==> flow/design.v <==
module mac # (
    parameter  int DATA_W = 16,                             
    parameter  int K = 4,                                   
    localparam int ACC_W = 2*DATA_W + $clog2(K) + 1     
)(
    input  logic clk,
    input  logic rst,                                
    input  logic signed [DATA_W-1:0] a_in,           
    input  logic signed [DATA_W-1:0] b_in,           
    input  logic acc_clear,                          
    output logic acc_out_valid,                      
    output logic signed [ACC_W-1:0]  acc_out         
); 
localparam int KCNT_W  = (K <= 1) ? 1 : $clog2(K+1);         
logic signed [ACC_W-1: 0] mult_reg;   
logic [KCNT_W:0] k_sum;                   
always_ff @(posedge clk) begin
    if (rst) begin
        mult_reg <= '0;  
        acc_out  <= '0;  
        acc_out_valid <= 0;
        k_sum <= '0;
    end
    else if (acc_clear) begin
        acc_out <= mult_reg;         
        mult_reg <= a_in * b_in;
        k_sum <= {{(KCNT_W-1){1'b0}}, 1'b1};         
        acc_out_valid <= (K == 1);
    end
    else begin
        mult_reg <= a_in * b_in;     
        if (!acc_out_valid) begin
            acc_out <= mult_reg + acc_out;
            k_sum <= k_sum + {{(KCNT_W-1){1'b0}}, 1'b1};  
            if (k_sum + {{(KCNT_W-1){1'b0}}, 1'b1} == K[KCNT_W-1:0]) begin
                acc_out_valid <= 1;
            end
            else begin
                acc_out_valid <= 0;
            end
        end
        else begin
            acc_out_valid <= 1;
        end
    end
end
endmodule
# Reports on mac
# What the tools print for mac, step after step.
# Line numbers count from 1 in the design file above.
# Operators: Yosys type, input widths -> output width; for muxes data width and select width s.
# Library cell names are shortened.
setup:
  design: "mac"
  clock: "clk"
  lib: "sky130hd"
  corner: "tt_025C_1v80"

# Word level
# Counts by Yosys on the flattened word-level netlist (proc, flatten, opt, wreduce; memories kept). Register bits leave out memories and registers merged into their read ports (data or address). Print and check cells are left out. Cells with the same type and inputs are merged into one.
classes:
  n_reduce_logical: 1
  multipliers: 1
  mux: 6
  equal: 2
  add_sub_neg: 2
ops:
  columns: ["operator", "count"]
  rows:
  - ["$mul 16x16->32", 1]
  - ["$mux 35", 2]
  - ["$add 35x35->35", 1]
  - ["$add 4x1->4 const B", 1]
  - ["$eq 4x3->1 const B", 1]
  - ["$mux 1", 4]
  - ["$ne 2x2->1 const B", 1]
  - ["$reduce_or 2->1", 1]
word_totals:
  output_inout_bits: 36
  in_bits: 35
  regBits: 75
  elab_cells: 17

# Logic depth
# Yosys ltp: most cells in a row. Word level: on the elaborated netlist, between registers, memories and ports. Mapped: between sequential cells and ports; inverters and the memories' decode and read muxes count.
depth:
  word_depth: 4
  abc_area: 0
  ltp_mapped: 23
  depth_no_buf: 22

# Synthesis result
# Source: synth_stat.txt of the flow (Yosys; design flattened, memories mapped). It holds for the ABC_AREA given above (unset counts as 0); a run with the other value may have another netlist.
# The area totals of this step are shown rounded.
by_type:
  columns: ["cell_type", "count", "type_area_um2"]
  rows:
  - ["fa_1", 263, 5265.05]
  - ["ha_1", 117, 1.46E+03]
  - ["dfxtp_1", 72, 1.44E+03]
  - ["inv_1", 299, 1.12E+03]
  - ["and2_1", 129, 807.024]
  - ["nand2_1", 162, 608.083]
  - ["a21oi_1", 64, 320.307]
  - ["xnor2_1", 33, 289.027]
  - ["nor2_1", 76, 285.274]
  - ["xor2_1", 24, 210.202]
  - ["o21ai_0", 40, 200.192]
  - ["clkbuf_1", 47, 176.419]
  - ["a21o_1", 22, 165.158]
  - ["o211a_1", 15, 150.144]
  - ["o211ai_1", 13, 97.594]
  - ["and3_1", 14, 87.584]
  - ["mux2i_1", 8, 80.077]
  - ["nor3_1", 16, 80.077]
# Not listed: further types 53, cells in them 155.
mapped:
  ff_cells: 72
  buffers: 54
  yosys_area_um2: 14100
  mapped_cells: 1569

# Timing after synthesis
# Path of least setup slack by OpenSTA after synthesis, without wires, with an ideal clock, recovery checks aside; 20% of the period is set as input and as output delay. Where synthesis merged equal registers, the netlist keeps one of their names.
synth_path:
  path_type: "input to register"
  startpoint: "in a_in[10]"
  endpoint: "reg mult_reg[25]"
  required_time_ns: 8.760
  setup_slack_ns: 1.650
  path_delay_ns: 5.454
  setup_time_ns: 0.120
  arrival_ns: 7.110
  launch_ns: 1.776
  input_delay_ns: 1.776
  path_stages: 19
  tclk_ns: 8.88
  path_buffers: 1
  period_less_setup_slack_ns: 7.23
# "path_delay_ns" is the arrival time less input delay plus setup time.
# "path_stages": output pins that drive a net of the path, with the launching flip-flop's if there is one; two outputs of one cell count as two.
# "period_less_setup_slack_ns" = period - worst setup slack (recovery checks aside). The figure is calculated, with input and output delays left at 20% of the set period.
# Between the ends stands the longest chain of elaborated cells between them, by number of cells; it is not shown to be the way that was timed. Of several equally long chains one is given.
# Each line given opens the expression or statement behind the cell; cells for indexed reads and writes are added by Yosys, which also makes memories of some case tables.
# At most two assigning lines are given for a register; there are more.
synth_between:
  path_cell_list: "clkbuf_1 > nand2_1 > fa_1 > fa_1 > fa_1 > fa_1 > inv_1 > fa_1 > fa_1 > ha_1 > a21o_1 > a21oi_1 > o21ai_1 > a2111oi_4 > o21ai_2 > a31oi_2 > a2bb2oi_2 > nor4b_1 > a211o_1"
  elab_chain_cells: 1
  cone_cells: 1
  cone_classes: "mul: 1"
synth_lines:
  columns: ["element", "line", "rtl"]
  rows:
  - ["start, declared", 8, "input  logic signed [DATA_W-1:0] a_in,"]
  - ["$mul 16x16->32", 31, "mult_reg <= a_in * b_in;"]
  - ["end, assigned", 26, "mult_reg <= a_in * b_in;"]
  - ["end, assigned", 31, null]
  - ["end, declared", 15, "logic signed [ACC_W-1: 0] mult_reg;"]

# Timing after layout
# From the final timing report of entry A: the path of least setup slack in the routed layout; clock arrival at registers is part of the times.
layout_path:
  path_type: "input to register"
  startpoint: "in a_in[3]"
  endpoint: "reg mult_reg[25]"
  setup_slack_ns: 0.29
  required_time_ns: 7.15
  setup_time_ns: 0.11
  path_stages: 20
  path_buffers: 3
  arrival_ns: 6.86
  input_delay_ns: 1.38
  tclk_ns: 6.92
  launch_ns: 1.38
# Between the ends stands the longest chain of elaborated cells between them, by number of cells; it is not shown to be the way that was timed. Of several equally long chains one is given.
# At most two assigning lines are given for a register; there are more.
layout_between:
  path_cell_list: "clkdlybuf4s15_2 > buf_4 > and2_4 > fa_1 > fa_1 > fa_1 > fa_1 > fa_1 > inv_1 > fa_1 > inv_2 > ha_4 > buf_6 > a21o_1 > a2111oi_4 > o21ai_4 > a31oi_4 > a2bb2oi_2 > nor4b_2 > a211o_1"
  elab_chain_cells: 1
  cone_cells: 1
  cone_classes: "mul: 1"
layout_lines:
  columns: ["element", "line", "rtl"]
  rows:
  - ["start, declared", 8, "input  logic signed [DATA_W-1:0] a_in,"]
  - ["$mul 16x16->32", 31, "mult_reg <= a_in * b_in;"]
  - ["end, assigned", 26, "mult_reg <= a_in * b_in;"]
  - ["end, assigned", 31, null]
  - ["end, declared", 15, "logic signed [ACC_W-1: 0] mult_reg;"]

# Module mac, platform sky130hd: 2 stored runs of the flow (Yosys, OpenROAD) with differing settings, in no particular order. Input and output delays are each 20% of the period that was set; the output load is 0.01 pF.
# "achieved_clock_period_ns" = clock period - worst setup slack. The figure is calculated, with input and output delays left at 20% of the set period.
# "worstPathTime_ns": the worst setup path's part of the clock period (all of it between registers, 20% less for each end at a port) less its slack. A launch clock that arrives late makes it longer, a capture clock that arrives late makes it shorter.
# Measured values are rounded.
runs:
  - name: "entry A"
    settings:
      period_ns: 6.92
      CORE_UTILIZATION: 31
      SETUP_SLACK_MARGIN: 0.54
      PLACE_DENSITY_LB_ADDON: 0.06
      CELL_PAD_IN_SITES_DETAIL_PLACEMENT: 1
      TNS_END_PERCENT: 20
      CTS_CLUSTER_SIZE: 52
      CTS_CLUSTER_DIAMETER: 399
      CAP_MARGIN: 25
      SLEW_MARGIN: 15
      MIN_ROUTING_LAYER: "met1"
      CORE_MARGIN: 2
    results:
      ws_hold_ns: 0.484
      finalCellArea_um2: 17700
      final_util_frac: 0.393
      achieved_clock_period_ns: 6.629
      worstPathTime_ns: 5.25
      timing.worst_path_kind: "input to register"
      design.die.area_um2: 47100
      worstSetupSlack_ns: 0.291
      yosys.chip_area_um2: 14100
      total_negative_slack_ns: 0.000
  - name: "entry B"
    settings:
      period_ns: 4.97
      CORE_UTILIZATION: 25
      SETUP_SLACK_MARGIN: -0.2
      PLACE_DENSITY_LB_ADDON: 0.17
      CORE_MARGIN: 9
      CELL_PAD_IN_SITES_GLOBAL_PLACEMENT: 0
      CELL_PAD_IN_SITES_DETAIL_PLACEMENT: 2
      TNS_END_PERCENT: 50
      CTS_CLUSTER_SIZE: 38
      CAP_MARGIN: 40
      SLEW_MARGIN: 20
    results:
      yosys.chip_area_um2: 14100
      total_negative_slack_ns: -21.0
      finalCellArea_um2: 18300
      worstPathTime_ns: 5.27
      timing.worst_path_kind: "input to register"
      ws_hold_ns: 0.472
      worstSetupSlack_ns: -1.29
      design.die.area_um2: 65100
      achieved_clock_period_ns: 6.260
      final_util_frac: 0.33
