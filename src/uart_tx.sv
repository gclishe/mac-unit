==> flow/design.v <==
`timescale 1ns/1ps
module uart_tx #(
    parameter int unsigned CLKS_PER_BIT = 868        
)(
    input  logic        clk,            
    input  logic        rst,             
    input  logic        start_i,         
    input  logic [7:0]  data_i,          
    output logic        tx_o,            
    output logic        busy_o           
);
    typedef enum logic [2:0] {           
        T_IDLE  = 3'd0,                  
        T_START = 3'd1,
        T_DATA  = 3'd2,
        T_STOP  = 3'd3
    } state_t;
    state_t state;                       
    logic [15:0] clk_cnt;                
    logic [2:0]  bit_idx;                
    logic [7:0]  shreg;                  
    always_ff @(posedge clk) begin
        if (rst) begin
            state   <= T_IDLE;
            clk_cnt <= 16'd0;
            bit_idx <= 3'd0;
            shreg   <= 8'd0;
            tx_o    <= 1'b1;             
            busy_o  <= 1'b0;             
        end else begin
            unique case (state)          
                T_IDLE: begin
                    tx_o    <= 1'b1;     
                    busy_o  <= 1'b0;
                    clk_cnt <= 16'd0;
                    bit_idx <= 3'd0;
                    if (start_i) begin       
                        shreg  <= data_i;
                        busy_o <= 1'b1;
                        state  <= T_START;
                    end
                end
                T_START: begin               
                    tx_o <= 1'b0;            
                    if (clk_cnt == (CLKS_PER_BIT - 1)) begin
                        clk_cnt <= 16'd0;   
                        state   <= T_DATA;   
                    end else begin
                        clk_cnt <= clk_cnt + 16'd1;
                    end
                end
                T_DATA: begin            
                    tx_o <= shreg[bit_idx]; 
                    if (clk_cnt == (CLKS_PER_BIT - 1)) begin
                        clk_cnt <= 16'd0;
                        if (bit_idx == 3'd7) begin
                            bit_idx <= 3'd0;
                            state   <= T_STOP;
                        end else begin
                            bit_idx <= bit_idx + 3'd1;
                        end
                    end else begin
                        clk_cnt <= clk_cnt + 16'd1;
                    end
                end
                T_STOP: begin            
                    tx_o <= 1'b1;           
                    if (clk_cnt == (CLKS_PER_BIT - 1)) begin
                        clk_cnt <= 16'd0;
                        state   <= T_IDLE;
                    end else begin
                        clk_cnt <= clk_cnt + 16'd1;
                    end
                end
                default: begin           
                    state <= T_IDLE;
                end
            endcase
        end
    end
endmodule
### Tool chain data of uart_tx

Tool output for the design above, in the order of the flow.
Line numbers count from 1 in the design file above.
Library cell names are shortened.
A cell with -- has no value.

* top module: uart_tx
* clock: clk
* library: sky130hd
* corner: tt_025C_1v80

### Word-level counts

Counts by Yosys on the flattened word-level netlist (proc, flatten, opt, wreduce; memories kept). Register bits leave out memories and registers merged into their read ports (data or address). Print and check cells are left out. Cells with the same type and inputs are merged into one.

* input bits: 11
* cells after elaboration: 41
* bits in registers: 32
* output and inout port bits: 2

* reductions and logical operators: 9
* shift operators: 1
* add/sub/neg operators: 2
* mux-type cells: 13
* equality and inequality tests: 10

Operator list (number)
* parallel mux 16 bit (select 2 bit): 1
* two-way mux 3 bit: 7
* adder 16 x 1 -> 16 bit with constant B: 1
* == test 16 x 10 -> 1 bit with constant B: 1
* two-way mux 16 bit: 1
* parallel mux 3 bit (select 4 bit): 1
* inequality test 2 bit with constant B: 5
* indexed select 8 x 3 -> 1 bit: 1
* == test 3 x 2 -> 1 bit with constant B: 2
* parallel mux 3 bit (select 2 bit): 1
* AND reduction 5 bit: 1
* AND reduction 2 bit: 2
* nonzero test 4 bit: 1
* adder 3 x 1 -> 3 bit with constant B: 1
* == test 3 x 1 -> 1 bit with constant B: 1
* == test 3 bit with constant B: 1
* logical NOT 3 bit: 1
* nonzero test 3 bit: 1
* OR reduction 3 bit: 1
* parallel mux 1 bit (select 3 bit): 1
* nonzero test 2 bit: 1
* OR reduction 2 bit: 1
* two-way mux 1 bit: 1

### Depth

Yosys ltp: most cells in a row. Word level: on the elaborated netlist, between registers, memories and ports. Mapped: between sequential cells and ports; inverters and the memories' decode and read muxes count.

* word-level depth: 4
* ABC_AREA: 1
* gate-level depth with buffers: 9
* mapped depth without buffers: 9

### Synthesis result

Yosys stat after the flow's synthesis: flattened, memories mapped to cells. It holds for the ABC_AREA given above (unset counts as 0); a run with the other value may have another netlist.

Cell types
* dfxtp_1: number 33, area in all 660.634 sq um
* nand2_1: number 45, area in all 168.912 sq um
* nor2_1: number 33, area in all 123.869 sq um
* nand3_1: number 22, area in all 110.106 sq um
* inv_1: number 24, area in all 90.086 sq um
* o21ai_0: number 18, area in all 90.086 sq um
* a21oi_1: number 17, area in all 85.082 sq um
* nor2_4: number 5, area in all 56.304 sq um
* nand2_2: number 8, area in all 50.048 sq um
* ha_1: number 3, area in all 37.536 sq um
* nand2_4: number 3, area in all 33.782 sq um
* xor2_1: number 3, area in all 26.275 sq um
* nor2_2: number 4, area in all 25.024 sq um
* nor2_8: number 1, area in all 20.019 sq um
* a21oi_2: number 2, area in all 17.517 sq um
* nand3b_1: number 2, area in all 15.014 sq um
* o211ai_1: number 2, area in all 15.014 sq um
* clkbuf_8: number 1, area in all 13.763 sq um

Not listed: further types 10, cells in them 14.

* area of sequential cells: 0.0006606 sq mm
* mapped flip-flops: 33
* buffer cells: 5
* standard cells after synthesis: 240
* mapped area: 0.0017191 sq mm

### Timing after synthesis

Source: OpenSTA report_checks on the synthesized netlist (no wires, ideal clock, input and output delay 20% of the period each), path of least setup slack; recovery checks are left aside. Register names are those of the netlist, which keeps one name where synthesis merged equal registers.

* kind: register -> register
* start: register clk_cnt[1]
* end: register clk_cnt[9]
* period: 1920 ps
* setup slack: 637 ps
* buffers on the path: 0
* data required time: 1804 ps
* setup time: 116 ps
* launch time at the first pin: 0 ps
* stages on the path: 9
* delay of the path: 1283 ps
* arrival time: 1167 ps
* synthesis period reached: 1283 ps

"delay of the path" is the arrival time less input delay plus setup time.
"stages on the path" counts driving pins, that of a launching flip-flop among them; a cell with two outputs on the path counts twice.
"synthesis period reached" is the clock period less the worst setup slack; recovery checks do not enter. This is arithmetic on one report: input and output delays are still those of the set period (20% each).
The rows between start and end are the longest chain of elaborated cells between them; the timing report does not say that the signal goes this way. Where chains are equally long, one stands for them.
Each line given opens the expression or statement behind the cell; cells for indexed reads and writes are added by Yosys, which also makes memories of some case tables.
At most two assigning lines are given for a register; there are more.

* path through: dfxtp_1 -> ha_1 -> nand3_1 -> nor2_2 -> nand2_2 -> nand2_2 -> nand2_4 -> nand2_4 -> nor2_1
* length of the longest elaborated chain: 3
* elaborated cells between the ends (all ways): 4
* classes of those cells: 1 x add/sub; 1 x eq/ne; 2 x mux

RTL lines, path after synthesis
* from (decl): line 19 `logic [15:0] clk_cnt;`
* from (assign): line 49 `clk_cnt <= clk_cnt + 16'd1;`
* from (assign): line 63 `clk_cnt <= clk_cnt + 16'd1;`
* adder 16 x 1 -> 16 bit: line 49
* two-way mux 16 bit: line 45 `if (clk_cnt == (CLKS_PER_BIT - 1)) begin`
* parallel mux 16 bit (select 2 bit): line 31 `unique case (state)`
* to (assign): line 49
* to (assign): line 63
* to (decl): line 19

Appendix: runs

Below are 2 stored runs of the flow (Yosys, OpenROAD; platform sky130hd) on uart_tx, each with its settings, unordered. Constraints: input delay and output delay 20% of the set period each, output load 0.01 pF.

### Stored run 1

==> flow/run.sh <==
#!/bin/bash
# the make line also repeats the synthesis and layout settings of config.mk as NAME=value (left out here)
make -C /OpenROAD-flow-scripts/flow DESIGN_CONFIG=/design/flow/config.mk WORK_HOME=/design/flow/orfs CLKGATE_MAP_FILE= finish
==> flow/config.mk <==
export PLATFORM = sky130hd
export DESIGN_NAME = uart_tx
export DESIGN_NICKNAME = uart_tx
export VERILOG_FILES = /design/flow/design.v
export SDC_FILE = /design/flow/constraint.sdc
export NUM_CORES = 4
export LEC_CHECK = 0
export ABC_AREA = 1
export CAP_MARGIN = 35
export CELL_PAD_IN_SITES_DETAIL_PLACEMENT = 2
export CORE_ASPECT_RATIO = 1.59
export CORE_MARGIN = 2
export CORE_UTILIZATION = 49
export GPL_ROUTABILITY_DRIVEN = 0
export GPL_TIMING_DRIVEN = 0
export HOLD_SLACK_MARGIN = 0.19
export PLACE_DENSITY_LB_ADDON = 0.28
export SETUP_SLACK_MARGIN = 0.33
export SLEW_MARGIN = 5
==> flow/constraint.sdc <==
create_clock -name core_clock -period 1.58 [get_ports {clk}]
set_input_delay 0.3160 -clock core_clock [delete_from_list [all_inputs] [get_ports {clk}]]
set_output_delay 0.3160 -clock core_clock [all_outputs]
set_load 0.01 [all_outputs]

Outcome of stored run 1: did not finish, placement stopped with DPL-0033

### Stored run 2

==> flow/run.sh <==
#!/bin/bash
# the make line also repeats the synthesis and layout settings of config.mk as NAME=value (left out here)
make -C /OpenROAD-flow-scripts/flow DESIGN_CONFIG=/design/flow/config.mk WORK_HOME=/design/flow/orfs CLKGATE_MAP_FILE= finish
==> flow/config.mk <==
export PLATFORM = sky130hd
export DESIGN_NAME = uart_tx
export DESIGN_NICKNAME = uart_tx
export VERILOG_FILES = /design/flow/design.v
export SDC_FILE = /design/flow/constraint.sdc
export NUM_CORES = 4
export LEC_CHECK = 0
export ABC_AREA = 1
export CAP_MARGIN = 25
export CELL_PAD_IN_SITES_DETAIL_PLACEMENT = 1
export CORE_ASPECT_RATIO = 0.84
export CORE_MARGIN = 2
export CORE_UTILIZATION = 53
export CTS_CLUSTER_SIZE = 94
export GPL_ROUTABILITY_DRIVEN = 0
export GPL_TIMING_DRIVEN = 1
export HOLD_SLACK_MARGIN = 0.28
export MAX_ROUTING_LAYER = met5
export PLACE_DENSITY = 0.92
export SLEW_MARGIN = 15
==> flow/constraint.sdc <==
create_clock -name core_clock -period 1.23 [get_ports {clk}]
set_input_delay 0.2460 -clock core_clock [delete_from_list [all_inputs] [get_ports {clk}]]
set_output_delay 0.2460 -clock core_clock [all_outputs]
set_load 0.01 [all_outputs]

Outcome of stored run 2: did not finish, clock tree synthesis stopped with DPL-0033
